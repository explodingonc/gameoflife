==> flow/design.v <==
module memory_control
	(
		input wire clk_in,
		input wire [23:0]data_in,
		input wire en_in,
		input wire [6:0]Ycount,
		input wire [4:0]hangcount,
		output reg [12:0]read_addr,
		output reg [23:0]data1,
		output reg [23:0]data2
	);
	reg [1:0]count = 0;
	always @( posedge clk_in ) begin
		if ( en_in ) begin
			if ( count < 1 ) begin
				count <= count+1;
			end else  begin
				count <= 0;
			end
		end else begin
			count <= 0;
		end
	end
	always @( count, en_in, hangcount, Ycount ) begin
		if ( en_in ) begin
			case ( count )  
				2'd0: read_addr <= hangcount * 128 + Ycount;
				2'd1: read_addr <= 4096 + hangcount * 128 + Ycount;
				default: read_addr <= 0;
			endcase
		end else begin
			read_addr <= 0;
		end
	end
	always @( negedge clk_in ) begin
		if ( en_in ) begin
			case ( count )
				2'd0: data1 <= data_in;
				2'd1: data2 <= data_in;
				default: data1 <= 0;
			endcase
		end else begin
			data1 <= 24'h00;
			data2 <= 24'h00;
		end
	end
endmodule
## Tool chain data of memory_control

The steps from the RTL of memory_control to its reports follow in flow order.
Lines are those of the file above, counted from 1.
Library cell names are shortened.
A cell with - has no value.

| inputs | value |
|---|---|
| design top | memory_control |
| clock input | clk_in |
| cell library | sky130hd |
| timing corner | tt_025C_1v80 |

## Word-level counts

Source: Yosys, flattened and elaborated, memories not mapped. Widths are those after wreduce. Registers that Yosys merges into a memory's read port (data or address) are not register bits. Print and check cells do not count. Equal cells are merged and count once.

| word-level totals | value |
|---|---|
| register bits | 50 |
| bits in latches | 0 |
| memory bits (writable) | 0 |
| ROM bits | 0 |
| word width x clocked read ports | 0 |
| memory cells | 0 |
| input bits | 38 |
| output and inout port bits | 61 |
| word-level cells | 14 |

| cells by class | value |
|---|---|
| $add $sub $neg | 4 |
| $mul | 0 |
| div/mod/pow operators | 0 |
| magnitude comparators | 1 |
| equality and inequality tests | 1 |
| shifts and indexed selects | 0 |
| muxes and demuxes | 3 |
| bitwise operators | 0 |
| reduce/logical cells | 2 |

Operators by type and width:

| operator | count |
|---|---|
| 24-bit case mux with 2-bit select | 1 |
| 13-bit case mux with 2-bit select | 1 |
| 12-bit by 7-bit adder with 13-bit output | 1 |
| 13-bit by 12-bit adder with 13-bit output (first input constant) | 1 |
| 13-bit by 7-bit adder with 13-bit output | 1 |
| 13-bit two-way mux | 1 |
| 2-bit by 1-bit adder with 2-bit output (second input constant) | 1 |
| 2-bit by 1-bit < comparator with 1-bit output (second input constant) | 1 |
| 2-bit by 1-bit == test with 1-bit output (second input constant) | 1 |
| 2-bit zero test | 1 |
| 2-bit AND reduction | 1 |

## Logic depth

Longest topological path by Yosys (ltp), each cell counted once; first at word level (registers and memories cut), then after technology mapping (sequential cells cut; the memories' decode and read muxes count).

| logic depth | value |
|---|---|
| depth in word-level cells | 4 |
| ABC_AREA | 0 |
| depth in mapped cells | 7 |
| depth with buffers taken out | 4 |

## Synthesis result

The flow's flattened synthesis, as Yosys stat reports it; memories are mapped. The netlist is that of the ABC_AREA named above (0 if unset); the other value can give another one.

Cell types:

| type | count | total area (um^2) |
|---|---|---|
| dfxtp_1 | 50 | 1000.96 |
| a32o_1 | 24 | 240.23 |
| mux2i_1 | 24 | 240.23 |
| nor2b_1 | 25 | 156.4 |
| and3_1 | 14 | 87.584 |
| ha_1 | 4 | 50.048 |
| buf_6 | 4 | 45.043 |
| buf_2 | 5 | 25.024 |
| clkbuf_1 | 5 | 18.768 |
| buf_4 | 2 | 15.014 |
| nor2b_4 | 1 | 13.763 |
| inv_1 | 3 | 11.261 |
| and2_4 | 1 | 8.758 |
| o22a_1 | 1 | 8.758 |
| and2_1 | 1 | 6.256 |

| mapped netlist | value |
|---|---|
| mapped cells | 164 |
| cell area after synthesis | 1928.1 um^2 |
| sequential part of the area | 1001.0 um^2 |
| mapped flip-flops | 50 |
| buffer cells | 16 |

Hand-over note for memory_control

Settings and measured results of 2 stored flow runs for module memory_control (sky130hd), not sorted in any way. The constraints put input and output delay at 20% of the set period each and load the outputs with 0.01 pF.
"total power after layout" rests on the timing tool's default activity at the inputs, not on a simulated workload.
A setting shown as . is not set for that run.
A result given as . is not shown for that run.

| setting or result | flow run A | flow run B |
|---|---|---|
| period_ns | 3.93 | 4.98 |
| CAP_MARGIN | 20 | 20 |
| CORE_MARGIN | 2 | 2 |
| CORE_UTILIZATION | 40 | 70 |
| SLEW_MARGIN | 20 | 30 |
| PLACE_DENSITY_LB_ADDON | . | 0.06 |
| CELL_PAD_IN_SITES_DETAIL_PLACEMENT | . | 2 |
| GPL_TIMING_DRIVEN | . | 1 |
| post-route worst hold slack (ps) | 459 | . |
| sum of negative setup slack (ps) | 0 | . |
| worst setup slack after layout (ps) | 192 | . |
| total power after layout (mW) | 1.812 | . |
| synthesis area (um^2) | 1928.1 | . |
| area of the standard cells in the finished layout (um^2) | 3116.7 | . |
| area of the die (um^2) | 5392.0 | . |
| post-route utilization (%) | 66.4 | . |

Flow run B: did not finish, placement stopped with FLW-0024

End of note.
