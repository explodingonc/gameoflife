==> flow/design.v <==
module seven_segment_led_driver
	(
		input wire clk_in,
		input wire rst_n,
		input wire zero_fill,
		input wire [19:0]digit,
		output wire [7:0]seven_segment_s_port,
		output wire [3:0]seven_segment_d_port
	);
	parameter [255:0]character_table = {
		8'b00001110,	 
		8'b00000110,	 
		8'b00100001,	 
		8'b01000110,	 
		8'b00000011,	 
		8'b00001000,	 
		8'b00010000,	 
		8'b00000000,	 
		8'b01111000,	 
		8'b00000010,	 
		8'b00010010,	 
		8'b00011001,	 
		8'b00110000,	 
		8'b00100100,	 
		8'b01111001,	 
		8'b01000000,	 
		8'b10001110,	 
		8'b10000110,	 
		8'b10100001,	 
		8'b11000110,	 
		8'b10000011,	 
		8'b10001000,	 
		8'b10010000,	 
		8'b10000000,	 
		8'b11111000,	 
		8'b10000010,	 
		8'b10010010,	 
		8'b10011001,	 
		8'b10110000,	 
		8'b10100100,	 
		8'b11111001,	 
		8'b11000000		 
	};
	parameter total_segments = 8;
	parameter total_digits = 4;
	reg [1:0]current_digit = 0;
	reg display_zero = 0;
	reg [7:0]segment_display;
	reg [3:0]digit_display;
	assign seven_segment_s_port = segment_display;
	assign seven_segment_d_port = digit_display;
	parameter digit_refresh_time = 16'd6000;
	reg [15:0]digit_refresh_counter;
	always @(posedge clk_in) begin
		if ( rst_n == 0 ) begin
			segment_display <= 8'b00000000;
			digit_display <= 4'b0000;
			current_digit <= 2'b00;
			display_zero = 1'b0;
		end
		else begin
			if ( digit_refresh_counter >= digit_refresh_time - 1 ) begin
				digit_refresh_counter <= 16'b0;
				current_digit <= current_digit - 1'b1;
				if ( zero_fill == 1 ) begin
					segment_display <= character_table[ 8 * digit[ 5 * current_digit +: 5 ] +: 8 ];
					digit_display <= ~( 4'b0001 << current_digit );
				end else begin
					if ( current_digit == 2'd0 || digit[ 5 * current_digit +: 5 ] != 5'b0 ) begin
						display_zero = 1'b1;
					end else if ( current_digit == 2'd3 ) begin
						display_zero = 1'b0;
					end
					if ( display_zero ) begin
						segment_display <= character_table[ 8 * digit[ 5 * current_digit +: 5 ] +: 8 ];
					end else begin
						segment_display <= 8'b11111111;
					end
					digit_display <= ~( 4'b0001 << current_digit );
				end
			end
			else begin
				digit_refresh_counter <= digit_refresh_counter + 1'b1;		
			end
		end
	end
endmodule
== Step by step through the tools: seven_segment_led_driver ==
Tool output for the design above, in the order of the flow.
Line numbers count from 1 in the design file above.
Library cell names are shortened.
The mark - stands for no value.

* Top: seven_segment_led_driver
* Clock: clk_in
* Library: sky130hd
* Library corner: tt_025C_1v80

== Word level ==
Source: Yosys, flattened and elaborated, memories not mapped. Widths are those after wreduce. Registers that Yosys merges into a memory's read port (data or address) are not register bits. Print and check cells do not count. Equal cells are merged and count once.

* Magnitude comparators: 1
* Multipliers: 1
* Mux-type cells: 7
* Reductions and logical operators: 4
* Shift-type cells: 3
* Bitwise gates (word level): 2
* Eq/ne operators: 1
* Add/sub/neg operators: 2

{| class="wikitable"
|+ Operators with widths
! kind !! number
|-
| 256-bit by 9-bit variable part select with 8-bit output with constant A || 1
|-
| 20-bit by 6-bit variable part select with 5-bit output || 1
|-
| 16-bit by 1-bit adder with 16-bit output with constant B || 1
|-
| 16-bit by 13-bit greater-or-equal comparator with 1-bit output with constant B || 1
|-
| 8-bit 2-to-1 mux || 2
|-
| 3-bit by 2-bit multiplier with 5-bit output with constant A || 1
|-
| 5-bit nonzero test || 1
|-
| 1-bit 2-to-1 mux || 5
|-
| 1-bit by 2-bit left shift with 4-bit output with constant A || 1
|-
| 4-bit inverter || 1
|-
| 2-bit by 1-bit subtractor with 2-bit output with constant B || 1
|-
| 2-bit equality test with constant B || 1
|-
| 2-bit zero test || 1
|-
| 2-bit AND reduction || 1
|-
| 1-bit logical OR || 1
|-
| 1-bit inverter || 1
|}

* Input bits: 23
* Bits in registers: 31
* Cells after elaboration: 26

== Longest topological paths ==
Yosys ltp: most cells in a row. Word level: on the elaborated netlist, between registers, memories and ports. Mapped: between sequential cells and ports; inverters and the memories' decode and read muxes count.

* Depth in word-level cells: 10
* ABC_AREA: 0
* Mapped depth: 9
* Gate-level depth less buffers: 7

== Mapped cells and area ==
The flow's flattened synthesis, as Yosys stat reports it; memories are mapped. The netlist is that of the ABC_AREA named above (0 if unset); the other value can give another one.
The area totals of this step are shown rounded.

{| class="wikitable"
|+ Cells by type
! cell type !! number !! total area (um^2)
|-
| edfxtp_1 || 16 || 480.461
|-
| dfxtp_1 || 15 || 300.288
|-
| ha_1 || 12 || 150.144
|-
| nor2_1 || 25 || 93.84
|-
| mux4_1 || 3 || 78.826
|-
| mux4_2 || 3 || 67.565
|-
| a211oi_1 || 7 || 52.55
|-
| xnor2_1 || 6 || 52.55
|-
| o21ai_0 || 9 || 45.043
|-
| xor2_1 || 5 || 43.792
|-
| inv_1 || 11 || 41.29
|-
| a21oi_1 || 7 || 35.034
|-
| nand2_1 || 8 || 30.029
|-
| nand3_1 || 6 || 30.029
|-
| a221oi_1 || 3 || 26.275
|-
| nor3_1 || 4 || 20.019
|-
| a31oi_1 || 3 || 18.768
|-
| and3_1 || 3 || 18.768
|}

Other cell types: 15; their cells: 21.

* Standard cells after synthesis: 167
* Flip-flop cells: 31
* Sequential area: 781 um^2
* Buffer cells: 8
* Synthesis area: 1730 um^2

== Timing after synthesis ==
OpenSTA on the mapped netlist: ideal clock, no wires. The path of least setup slack (recovery checks aside). Input and output delay are each 20% of the period. Register names are those of the netlist, which keeps one name where synthesis merged equal registers.

* Path kind: input port to flip-flop
* From: input port digit[6]
* To: register segment_display[3]
* Clock period: 3520 ps
* Stages on the path: 7
* External input delay: 704 ps
* Slack: 1214 ps
* Library setup time: 132 ps
* Time at the first pin: 704 ps
* Data required time: 3388 ps
* Path delay: 1602 ps
* Arrival: 2174 ps
* Synthesis period reached: 2306 ps

"path delay" = arrival - input delay + setup time.
"stages on the path": output pins that drive a net of the path, with the launching flip-flop's if there is one; two outputs of one cell count as two.
"synthesis period reached" = period - worst setup slack (recovery checks aside). The figure is calculated, with input and output delays left at 20% of the set period.
The rows between start and end are the longest chain of elaborated cells between them; the timing report does not say that the signal goes this way. Where chains are equally long, one stands for them.
A line is the first line of the expression or statement that the cell stems from. Yosys adds cells for indexed reads and writes and turns some case tables into memories.
At most two assigning lines are given for a register; there are more.

* Path through: mux4_1 -> inv_1 -> ha_1 -> inv_1 -> mux4_2 -> nor2_1 -> a21oi_1
* Cells in the longest elaborated chain: 9
* Elaborated cells between the ends (all ways): 10

{| class="wikitable"
|+ RTL lines, path after synthesis
! item !! RTL line !! source
|-
| from (decl) || 6 || <nowiki>input wire [19:0]digit,</nowiki>
|-
| 20-bit by 6-bit variable part select with 5-bit output || 69 || <nowiki>if ( current_digit == 2'd0 || digit[ 5 * current_digit +: 5 ] != 5'b0 ) begin</nowiki>
|-
| 5-bit nonzero test || 69 ||
|-
| 1-bit logical OR || 69 ||
|-
| 1-bit 2-to-1 mux || 69 ||
|-
| 1-bit 2-to-1 mux || 65 || <nowiki>if ( zero_fill == 1 ) begin</nowiki>
|-
| 1-bit 2-to-1 mux || 62 || <nowiki>if ( digit_refresh_counter >= digit_refresh_time - 1 ) begin</nowiki>
|-
| 1-bit 2-to-1 mux || 55 || <nowiki>if ( rst_n == 0 ) begin</nowiki>
|-
| 8-bit 2-to-1 mux || 74 || <nowiki>if ( display_zero ) begin</nowiki>
|-
| 8-bit 2-to-1 mux || 65 ||
|-
| to (assign) || 66 || <nowiki>segment_display <= character_table[ 8 * digit[ 5 * current_digit +: 5 ] +: 8 ];</nowiki>
|-
| to (assign) || 75 || <nowiki>segment_display <= character_table[ 8 * digit[ 5 * current_digit +: 5 ] +: 8 ];</nowiki>
|-
| to (decl) || 48 || <nowiki>reg [7:0]segment_display;</nowiki>
|}

== Path in the finished layout ==
Path of least setup slack in the final report of flow run 2 (OpenROAD, finished layout, wires in). Where an end is a register, its clock arrival counts in the times.
The path's times are printed in steps of 10 ps; the period is the one set.

* Path kind: input port to flip-flop
* From: input port digit[6]
* To: register segment_display[3]
* External input delay: 570 ps
* Library setup time: 110 ps
* Stages on the path: 8
* Arrival: 2550 ps
* Clock period: 2840 ps
* Time at the first pin: 570 ps
* Slack: 460 ps
* Data required time: 3010 ps

The rows between start and end are the longest chain of elaborated cells between them; the timing report does not say that the signal goes this way. Where chains are equally long, one stands for them.
At most two assigning lines are given for a register; there are more.

* Path through: clkdlybuf4s50_1 -> mux4_1 -> inv_1 -> ha_1 -> inv_1 -> mux4_2 -> nor2_1 -> a21oi_1
* Cells in the longest elaborated chain: 9
* Elaborated cells between the ends (all ways): 10

{| class="wikitable"
|+ RTL lines, path post-layout
! item !! RTL line !! source
|-
| from (decl) || 6 || <nowiki>input wire [19:0]digit,</nowiki>
|-
| 20-bit by 6-bit variable part select with 5-bit output || 69 || <nowiki>if ( current_digit == 2'd0 || digit[ 5 * current_digit +: 5 ] != 5'b0 ) begin</nowiki>
|-
| 5-bit nonzero test || 69 ||
|-
| 1-bit logical OR || 69 ||
|-
| 1-bit 2-to-1 mux || 69 ||
|-
| 1-bit 2-to-1 mux || 65 || <nowiki>if ( zero_fill == 1 ) begin</nowiki>
|-
| 1-bit 2-to-1 mux || 62 || <nowiki>if ( digit_refresh_counter >= digit_refresh_time - 1 ) begin</nowiki>
|-
| 1-bit 2-to-1 mux || 55 || <nowiki>if ( rst_n == 0 ) begin</nowiki>
|-
| 8-bit 2-to-1 mux || 74 || <nowiki>if ( display_zero ) begin</nowiki>
|-
| 8-bit 2-to-1 mux || 65 ||
|-
| to (assign) || 66 || <nowiki>segment_display <= character_table[ 8 * digit[ 5 * current_digit +: 5 ] +: 8 ];</nowiki>
|-
| to (assign) || 75 || <nowiki>segment_display <= character_table[ 8 * digit[ 5 * current_digit +: 5 ] +: 8 ];</nowiki>
|-
| to (decl) || 48 || <nowiki>reg [7:0]segment_display;</nowiki>
|}

Stored flow runs of seven_segment_led_driver (2 of them; Yosys, OpenROAD, sky130hd). They differ in their settings and are not a sequence. Constraints: input delay and output delay 20% of the set period each, output load 0.01 pF.
"achieved clock period" = clock period - worst setup slack. The figure is calculated, with input and output delays left at 20% of the set period.
By "worst setup path time" is meant the share of the clock period that the worst setup path is allowed (20% is reserved at inputs, 20% at outputs), minus its slack. Clock arrival times at its registers enter into it.
"power" is the tool's figure for a default switching activity; nothing was simulated.
"worst setup path time" is given in steps of 10 ps.
Measured values are rounded.

Flow run 1
==> flow/run.sh <==
#!/bin/bash
# the make line also repeats the synthesis and layout settings of config.mk as NAME=value (left out here)
make -C /OpenROAD-flow-scripts/flow DESIGN_CONFIG=/design/flow/config.mk WORK_HOME=/design/flow/orfs CLKGATE_MAP_FILE= finish
==> flow/config.mk <==
export PLATFORM = sky130hd
export DESIGN_NAME = seven_segment_led_driver
export DESIGN_NICKNAME = seven_segment_led_driver
export VERILOG_FILES = /design/flow/design.v
export SDC_FILE = /design/flow/constraint.sdc
export NUM_CORES = 4
export LEC_CHECK = 0
export ABC_AREA = 1
export CAP_MARGIN = 25
export CELL_PAD_IN_SITES_DETAIL_PLACEMENT = 0
export CELL_PAD_IN_SITES_GLOBAL_PLACEMENT = 2
export CORE_MARGIN = 2
export CORE_UTILIZATION = 63
export HOLD_SLACK_MARGIN = -0.01
export MAX_ROUTING_LAYER = met4
export PLACE_DENSITY_LB_ADDON = 0.07
export SLEW_MARGIN = 20
==> flow/constraint.sdc <==
create_clock -name core_clock -period 4.13 [get_ports {clk_in}]
set_input_delay 0.8260 -clock core_clock [delete_from_list [all_inputs] [get_ports {clk_in}]]
set_output_delay 0.8260 -clock core_clock [all_outputs]
set_load 0.01 [all_outputs]

==> results of flow run 1 <==
did not finish, placement stopped with FLW-0024

Flow run 2
==> flow/run.sh <==
#!/bin/bash
# the make line also repeats the synthesis and layout settings of config.mk as NAME=value (left out here)
make -C /OpenROAD-flow-scripts/flow DESIGN_CONFIG=/design/flow/config.mk WORK_HOME=/design/flow/orfs CLKGATE_MAP_FILE= finish
==> flow/config.mk <==
export PLATFORM = sky130hd
export DESIGN_NAME = seven_segment_led_driver
export DESIGN_NICKNAME = seven_segment_led_driver
export VERILOG_FILES = /design/flow/design.v
export SDC_FILE = /design/flow/constraint.sdc
export NUM_CORES = 4
export LEC_CHECK = 0
export CAP_MARGIN = 0
export CORE_MARGIN = 2
export CORE_UTILIZATION = 30
export CTS_CLUSTER_SIZE = 59
export GPL_TIMING_DRIVEN = 1
export MIN_ROUTING_LAYER = met2
export SETUP_SLACK_MARGIN = -0.04
export SLEW_MARGIN = 5
==> flow/constraint.sdc <==
create_clock -name core_clock -period 2.84 [get_ports {clk_in}]
set_input_delay 0.5680 -clock core_clock [delete_from_list [all_inputs] [get_ports {clk_in}]]
set_output_delay 0.5680 -clock core_clock [all_outputs]
set_load 0.01 [all_outputs]

==> results of flow run 2 <==
chip area after synthesis (Yosys): 1730 um^2
die area: 6390 um^2
standard-cell area of the final layout: 2290 um^2
utilization: 41.3 %
worst setup slack after layout: 463 ps
total negative slack: 0 ps
worst hold slack: 481 ps
power: 0.00135 W
achieved clock period: 2377 ps
worst setup path time: 1810 ps
worst setup path kind: input port to flip-flop
